==> flow/design.v <==
module ADC(
    input clk,
    input adcData,
    output adcClk,
    output reg adcCs,
    output reg sampleClk,
    output reg [7:0] sample
);
reg [3:0] currentEdge = 0;
reg [12:0] bitsIn = 0;
assign adcClk = clk;
reg adcDataNeg;
always @(negedge clk) begin
    adcDataNeg <= adcData;
end
always @(posedge clk) begin
    currentEdge <= currentEdge + 1'b1;
    if(currentEdge < 5'd14)
    begin
        bitsIn <= {bitsIn[11:0], adcDataNeg};
        adcCs <= 1'b0;
        sampleClk <= 1'b0;
    end else if(currentEdge == 5'd14) begin
        adcCs <= 1'b1;
        bitsIn <= 13'd0;
        sample <= bitsIn[1 +: 8];
        sampleClk <= 1'b1;
    end
end
endmodule
# Tool chain data of ADC
# The steps from the RTL of ADC to its reports follow in flow order.
# Line numbers count from 1 in the design file above.
# Operators: Yosys type, input widths -> output width; for muxes data width and select width s.
# Library cell names are shortened.
# A cell with -- has no value.
# setup
top_module	ADC
clock	clk
library	sky130hd
lib_corner	tt_025C_1v80

# Elaborated design
# Counts by Yosys on the flattened word-level netlist (proc, flatten, opt, wreduce; memories kept). Register bits leave out memories and registers merged into their read ports (data or address). Print and check cells are left out. Cells with the same type and inputs are merged into one.
# classes
muxes	2
n_reduce_logical	2
n_logic	1
addsub	1
n_mul	0
n_cmp	1
shifts	0
n_eq	1
div	0
# ops
op	count
$mux 9	2
$add 4x1->4 const B	1
$lt 4x4->1 const B	1
$eq 4x4->1 const B	1
$reduce_and 2->1	1
$reduce_bool 2->1	1
$not 1->1	1
# bits
in_bits	2
latchBits	0
memories	0
ff_bits	23
romBits	0
wordCells	13
ramBits	0
output_inout_bits	11
clocked_rd_ports_x_width	0

# Logic depth
# Depth = most cells in a row (Yosys ltp): at word level without a register or memory, in the mapped netlist without a sequential cell, where the memories' decode and read muxes count.
# depth
depth_word	3
ABC_AREA	0
depth_mapped	4
ltp_nobuf	4

# Synthesis result
# Yosys stat after the flow's synthesis: flattened, memories mapped to cells. It holds for the ABC_AREA given above (unset counts as 0); a run with the other value may have another netlist.
# types
type	count	area_total_um2
edfxtp_1	17	510.49
dfxtp_1	6	120.115
and2_4	8	70.067
ha_1	2	25.024
buf_4	2	15.014
buf_6	1	11.261
inv_1	3	11.261
nor2_1	3	11.261
nand3_2	1	10.01
xnor2_1	1	8.758
xor2_1	1	8.758
and2_2	1	7.507
or2_2	1	6.256
nand3_1	1	5.005
# synth_totals
cell_count	48
ffs	23
area_um2	820.8
sequential_area_um2	630.6
buf_cells	3

# Below are 2 stored runs of the flow (Yosys, OpenROAD; platform sky130hd) on ADC, each with its settings and what was measured, unordered. Constraints: input delay and output delay 20% of the set period each, output load 0.01 pF.
# "power_mw" rests on the timing tool's default activity at the inputs, not on a simulated workload.
# Among the settings, -- means not set for that run.
run name	period_ns	CORE_UTILIZATION	SETUP_SLACK_MARGIN	HOLD_SLACK_MARGIN	CORE_ASPECT_RATIO	CELL_PAD_IN_SITES_GLOBAL_PLACEMENT	GPL_ROUTABILITY_DRIVEN	CTS_CLUSTER_DIAMETER	CAP_MARGIN	MIN_ROUTING_LAYER	CORE_MARGIN	SLEW_MARGIN	PLACE_DENSITY	ABC_AREA	GPL_TIMING_DRIVEN	MAX_ROUTING_LAYER	post_synth_area_um2	timing.hold.ws_ns	utilization_pct	die_um2	fin_ws_ns	setup_tns_ns	stdcell_area_um2	power_mw
run A	1.28	19	-0.02	0.03	1.0	0	1	29	0	met2	2	20	--	--	--	--	820.8	0.411	26.8	4861.6	-0.078	-0.078	1093.5	1.590
run B	2.08	20	0.16	--	--	3	0	--	40	--	2	0	0.84	0	0	met5	820.8	0.438	27.6	4632.2	0.187	0.000	1094.8	1.012
