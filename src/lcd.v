==> flow/design.v <==
module LCD
(
    input                   CLK,
    input                   nRST,
    input                   PixelClk,
    output                  LCD_DE,
    output                  LCD_HSYNC,
    output                  LCD_VSYNC,
	output          [4:0]   LCD_B,
	output          [5:0]   LCD_G,
	output          [4:0]   LCD_R,
    input           [7:0]   data,
    output reg      [15:0]  x,
    output reg      [15:0]  y,
    output reg              valid
);
    reg [15:0]  tx;
    reg [15:0]  ty;
    reg [7:0] frame;
	localparam      V_BackPorch = 16'd0;  
	localparam      V_Pluse 	= 16'd5; 
	localparam      HightPixel  = 16'd480;
	localparam      V_FrontPorch= 16'd45;  
	localparam      H_BackPorch = 16'd182;
	localparam      H_Pluse 	= 16'd1; 
	localparam      WidthPixel  = 16'd800; 
	localparam      H_FrontPorch= 16'd210;
    localparam      PixelForHS  =   WidthPixel + H_BackPorch + H_FrontPorch;  	
    localparam      LineForVS   =   HightPixel + V_BackPorch + V_FrontPorch;
    always @(  posedge PixelClk or negedge nRST  )begin
        if( !nRST ) begin
            ty <= 16'b0;    
            tx <= 16'b0;
            frame <= 8'd0;
        end else 
        begin 
            if(x == PixelForHS) begin
                tx <= 16'b0;
                ty <= ty + 1'b1;
            end else if(y == LineForVS) begin
                ty <= 16'b0;
                tx <= 16'b0;
                frame <= frame + 8'b1;
            end else
                tx <= tx + 1'b1;
            x <= tx - H_BackPorch;
            y <= ty - V_BackPorch;
        end
    end
	reg			[9:0]  Data_R;
	reg			[9:0]  Data_G;
	reg			[9:0]  Data_B;
    always @(  posedge PixelClk or negedge nRST  )begin
        if( !nRST ) begin
			Data_R <= 9'b0;
			Data_G <= 9'b0;
			Data_B <= 9'b0;
        end else begin
			end
	end
    assign  LCD_HSYNC = (( tx >= H_Pluse)&&( tx <= (PixelForHS-H_FrontPorch))) ? 1'b0 : 1'b1;
	assign  LCD_VSYNC = ((( ty  >= V_Pluse )&&( ty  <= (LineForVS-0) )) ) ? 1'b0 : 1'b1;
    assign  valid = LCD_DE;
    assign  LCD_DE = (  ( tx >= H_BackPorch )&&
                        ( tx <= PixelForHS-H_FrontPorch ) &&
                        ( ty >= V_BackPorch ) &&
                        ( ty <= LineForVS-V_FrontPorch-1 ))  ? 1'b1 : 1'b0;
    assign  LCD_R   =   !data[7] ? 5'd0 :  5'b11111; 
    assign  LCD_G   =   !data[7] ? 5'd0 : 6'b111111; 
    assign  LCD_B   =   !data[7] ? 5'd0 :  5'b11111; 
endmodule
== Reports on LCD ==
The steps from the RTL of LCD to its reports follow in flow order.
Line numbers count from 1 in the design file above.
Library cell names are shortened.
A cell with n/a has no value.

* Top: LCD
* Clock port: PixelClk
* Standard-cell library: sky130hd
* Library corner: tt_025C_1v80

== Word-level counts ==
Source: Yosys, flattened and elaborated, memories not mapped. Widths are those after wreduce. Registers that Yosys merges into a memory's read port (data or address) are not register bits. Print and check cells do not count. Equal cells are merged and count once.

* Add/sub/neg operators: 3
* $mul: 0
* Divide/modulo/power cells: 0
* Magnitude comparators: 7
* Equal/unequal tests: 2
* Shift operators: 0
* Multiplexer cells: 9
* Bitwise gates (word level): 0
* Reduce/logical cells: 6

{| class="wikitable"
|+ Operators by type and width
! operator !! count
|-
| 16-bit two-way mux || 4
|-
| 16-bit by 1-bit adder with 16-bit output with constant B || 2
|-
| 16-bit by 1-bit greater-or-equal comparator with 1-bit output with constant B || 2
|-
| 16-bit by 10-bit <= comparator with 1-bit output with constant B || 2
|-
| 16-bit by 10-bit equality test with 1-bit output with constant B || 1
|-
| 16-bit by 11-bit equality test with 1-bit output with constant B || 1
|-
| 16-bit by 3-bit greater-or-equal comparator with 1-bit output with constant B || 1
|-
| 16-bit by 8-bit subtractor with 16-bit output with constant B || 1
|-
| 16-bit by 8-bit greater-or-equal comparator with 1-bit output with constant B || 1
|-
| 16-bit by 9-bit <= comparator with 1-bit output with constant B || 1
|-
| 6-bit two-way mux || 1
|-
| 1-bit logical AND || 5
|-
| 5-bit two-way mux || 1
|-
| 1-bit two-way mux || 3
|-
| 2-bit nonzero test || 1
|}

* Register bits after elaboration: 64
* Bits in latches: 0
* Bits in writable memories: 0
* Memory bits (read-only): 0
* Word width x clocked read ports: 0
* Memories kept: 0
* Input bits: 11
* Output and inout port bits: 52
* Word-level cells: 31

== Longest topological paths ==
Yosys ltp: most cells in a row. Word level: on the elaborated netlist, between registers, memories and ports. Mapped: between sequential cells and ports; inverters and the memories' decode and read muxes count.

* Depth in word-level cells: 5
* ABC_AREA: 0
* Mapped depth: 7
* Depth with buffers taken out: 6

== Mapped cells and area ==
Source: synth_stat.txt of the flow (Yosys; design flattened, memories mapped). It holds for the ABC_AREA given above (unset counts as 0); a run with the other value may have another netlist.

{| class="wikitable"
|+ Cells by type
! type !! count !! area in all (µm²)
|-
| edfxtp_1 || 32 || 960.922
|-
| dfrtp_1 || 32 || 800.768
|-
| buf_4 || 19 || 142.637
|-
| xnor2_1 || 16 || 140.134
|-
| ha_1 || 8 || 100.096
|-
| xor2_1 || 11 || 96.342
|-
| nor2_1 || 23 || 86.333
|-
| clkbuf_8 || 6 || 82.579
|-
| mux2i_1 || 8 || 80.077
|-
| nand4_1 || 12 || 75.072
|-
| nand2_1 || 19 || 71.318
|-
| nor4_1 || 11 || 68.816
|-
| and4_1 || 7 || 61.309
|-
| nand3_1 || 12 || 60.058
|-
| nor3_1 || 12 || 60.058
|-
| nor4b_1 || 6 || 52.55
|-
| o21ai_0 || 8 || 40.038
|-
| inv_1 || 10 || 37.536
|}

Not listed: further types 28, cells in them 62.

* Cell count: 314
* Mapped area: 3499.6 µm²
* Area of sequential cells: 1761.7 µm²
* Flip-flop cells: 64
* Buffers: 40

== Timing after synthesis ==
OpenSTA on the mapped netlist: ideal clock, no wires. The path of least setup slack (recovery checks aside). Input and output delay are each 20% of the period. Register names are those of the netlist, which keeps one name where synthesis merged equal registers.

* Kind: register -> output
* Start: register tx[9]
* End: output port valid
* Period: 3.79 ns
* Output delay: 0.758 ns
* Launch time at the first pin: 0.000 ns
* Arrival: 1.756 ns
* Required time: 3.032 ns
* Setup slack: 1.276 ns
* Delay of the path: 1.756 ns
* Stages: 7
* Path buffers: 2
* Synthesis period reached: 2.514 ns

"delay of the path" is the arrival time less input delay plus setup time.
A path that ends at an output port has no setup time.
"stages": output pins that drive a net of the path, with the launching flip-flop's if there is one; two outputs of one cell count as two.
"synthesis period reached" is the clock period less the worst setup slack; recovery checks do not enter. This is arithmetic on one report: input and output delays are still those of the set period (20% each).
The rows between start and end are the longest chain of elaborated cells between them; the timing report does not say that the signal goes this way. Where chains are equally long, one stands for them.
Each line given opens the expression or statement behind the cell; cells for indexed reads and writes are added by Yosys, which also makes memories of some case tables.
At most two assigning lines are given for a register; there are more.

* Path through: dfrtp_1 buf_6 or4_4 nand2b_4 a211o_1 and3_1 buf_4
* Cells in the longest elaborated chain: 5
* Elaborated cells between the ends (all ways): 6
* Those cells by class: compare (2); mux (1); reduce/logical (3)

{| class="wikitable"
|+ Ends and longest elaborated chain, post-synthesis
! item !! line !! text
|-
| start: declaration || 17 || <nowiki>reg [15:0]  tx;</nowiki>
|-
| start: assignment || 33 || <nowiki>tx <= 16'b0;</nowiki>
|-
| start: assignment || 45 || <nowiki>tx <= tx + 1'b1;</nowiki>
|-
| 16-bit by 8-bit greater-or-equal comparator with 1-bit output || 64 || <nowiki>assign  LCD_DE = (  ( tx >= H_BackPorch )&&</nowiki>
|-
| 1-bit logical AND x3 || 64 ||
|-
| 1-bit two-way mux || 64 ||
|-
| end: declaration || 15 || <nowiki>output reg              valid</nowiki>
|}

Nets of the timed path that keep an RTL name, with a line that drives or declares them; the list need not be complete.

{| class="wikitable"
|+ Named nets, post-synthesis
! signal !! line
|-
| LCD_DE || 64
|}

== Path in the finished layout ==
From the final timing report of flow run A: the path of least setup slack in the routed layout; clock arrival at registers is part of the times.

* Kind: register -> output
* Start: register tx[10]
* End: output port LCD_DE
* Period: 2.6 ns
* Output delay: 0.52 ns
* Launch time at the first pin: 0.33 ns
* Arrival: 1.94 ns
* Required time: 2.08 ns
* Setup slack: 0.14 ns
* Stages: 6
* Path buffers: 1

The rows between start and end are the longest chain of elaborated cells between them; the timing report does not say that the signal goes this way. Where chains are equally long, one stands for them.
At most two assigning lines are given for a register; there are more.

* Path through: dfrtp_1 or4_4 nand2b_4 a211o_1 and3_4 buf_6
* Cells in the longest elaborated chain: 5
* Elaborated cells between the ends (all ways): 6
* Those cells by class: compare (2); mux (1); reduce/logical (3)

{| class="wikitable"
|+ Ends and longest elaborated chain, post-layout
! item !! line !! text
|-
| start: declaration || 17 || <nowiki>reg [15:0]  tx;</nowiki>
|-
| start: assignment || 33 || <nowiki>tx <= 16'b0;</nowiki>
|-
| start: assignment || 45 || <nowiki>tx <= tx + 1'b1;</nowiki>
|-
| 16-bit by 8-bit greater-or-equal comparator with 1-bit output || 64 || <nowiki>assign  LCD_DE = (  ( tx >= H_BackPorch )&&</nowiki>
|-
| 1-bit logical AND x3 || 64 ||
|-
| 1-bit two-way mux || 64 ||
|-
| end: declaration || 6 || <nowiki>output                  LCD_DE,</nowiki>
|}

Record of 2 stored runs of the RTL-to-layout flow on LCD, platform sky130hd. The runs are unordered. Constraints: input delay and output delay 20% of the set period each, output load 0.01 pF.
By "achieved clock period" is meant the clock period of the run minus its worst setup slack. This is arithmetic on one report: input and output delays are still those of the set period (20% each).

Flow run A
==> flow/run.sh <==
#!/bin/bash
# the make line also repeats the synthesis and layout settings of config.mk as NAME=value (left out here)
make -C /OpenROAD-flow-scripts/flow DESIGN_CONFIG=/design/flow/config.mk WORK_HOME=/design/flow/orfs CLKGATE_MAP_FILE= finish
==> flow/config.mk <==
export PLATFORM = sky130hd
export DESIGN_NAME = LCD
export DESIGN_NICKNAME = LCD
export VERILOG_FILES = /design/flow/design.v
export SDC_FILE = /design/flow/constraint.sdc
export NUM_CORES = 4
export LEC_CHECK = 0
export ABC_AREA = 0
export CAP_MARGIN = 30
export CELL_PAD_IN_SITES_DETAIL_PLACEMENT = 0
export CELL_PAD_IN_SITES_GLOBAL_PLACEMENT = 0
export CORE_MARGIN = 6
export CORE_UTILIZATION = 25
export CTS_CLUSTER_SIZE = 87
export PLACE_DENSITY = 0.39
export SETUP_SLACK_MARGIN = 0.73
export SLEW_MARGIN = 10
export TNS_END_PERCENT = 75
==> flow/constraint.sdc <==
create_clock -name core_clock -period 2.6 [get_ports {PixelClk}]
set_input_delay 0.5200 -clock core_clock [delete_from_list [all_inputs] [get_ports {PixelClk}]]
set_output_delay 0.5200 -clock core_clock [all_outputs]
set_load 0.01 [all_outputs]

==> results of flow run A <==
chip area after synthesis (Yosys): 3499.6 µm²
die area: 16982.0 µm²
standard-cell area of the final layout: 4712.0 µm²
utilization: 0.35
worst setup slack after layout: 0.144 ns
achieved clock period: 2.456 ns

Flow run B
==> flow/run.sh <==
#!/bin/bash
# the make line also repeats the synthesis and layout settings of config.mk as NAME=value (left out here)
make -C /OpenROAD-flow-scripts/flow DESIGN_CONFIG=/design/flow/config.mk WORK_HOME=/design/flow/orfs CLKGATE_MAP_FILE= finish
==> flow/config.mk <==
export PLATFORM = sky130hd
export DESIGN_NAME = LCD
export DESIGN_NICKNAME = LCD
export VERILOG_FILES = /design/flow/design.v
export SDC_FILE = /design/flow/constraint.sdc
export NUM_CORES = 4
export LEC_CHECK = 0
export CAP_MARGIN = 20
export CELL_PAD_IN_SITES_DETAIL_PLACEMENT = 1
export CELL_PAD_IN_SITES_GLOBAL_PLACEMENT = 0
export CORE_MARGIN = 5
export CORE_UTILIZATION = 54
export GPL_TIMING_DRIVEN = 0
export MIN_ROUTING_LAYER = met2
export PLACE_DENSITY_LB_ADDON = 0.03
export SETUP_SLACK_MARGIN = 0.56
export SLEW_MARGIN = 10
export TNS_END_PERCENT = 70
==> flow/constraint.sdc <==
create_clock -name core_clock -period 1.97 [get_ports {PixelClk}]
set_input_delay 0.3940 -clock core_clock [delete_from_list [all_inputs] [get_ports {PixelClk}]]
set_output_delay 0.3940 -clock core_clock [all_outputs]
set_load 0.01 [all_outputs]

==> results of flow run B <==
did not finish, clock tree synthesis stopped with DPL-0033
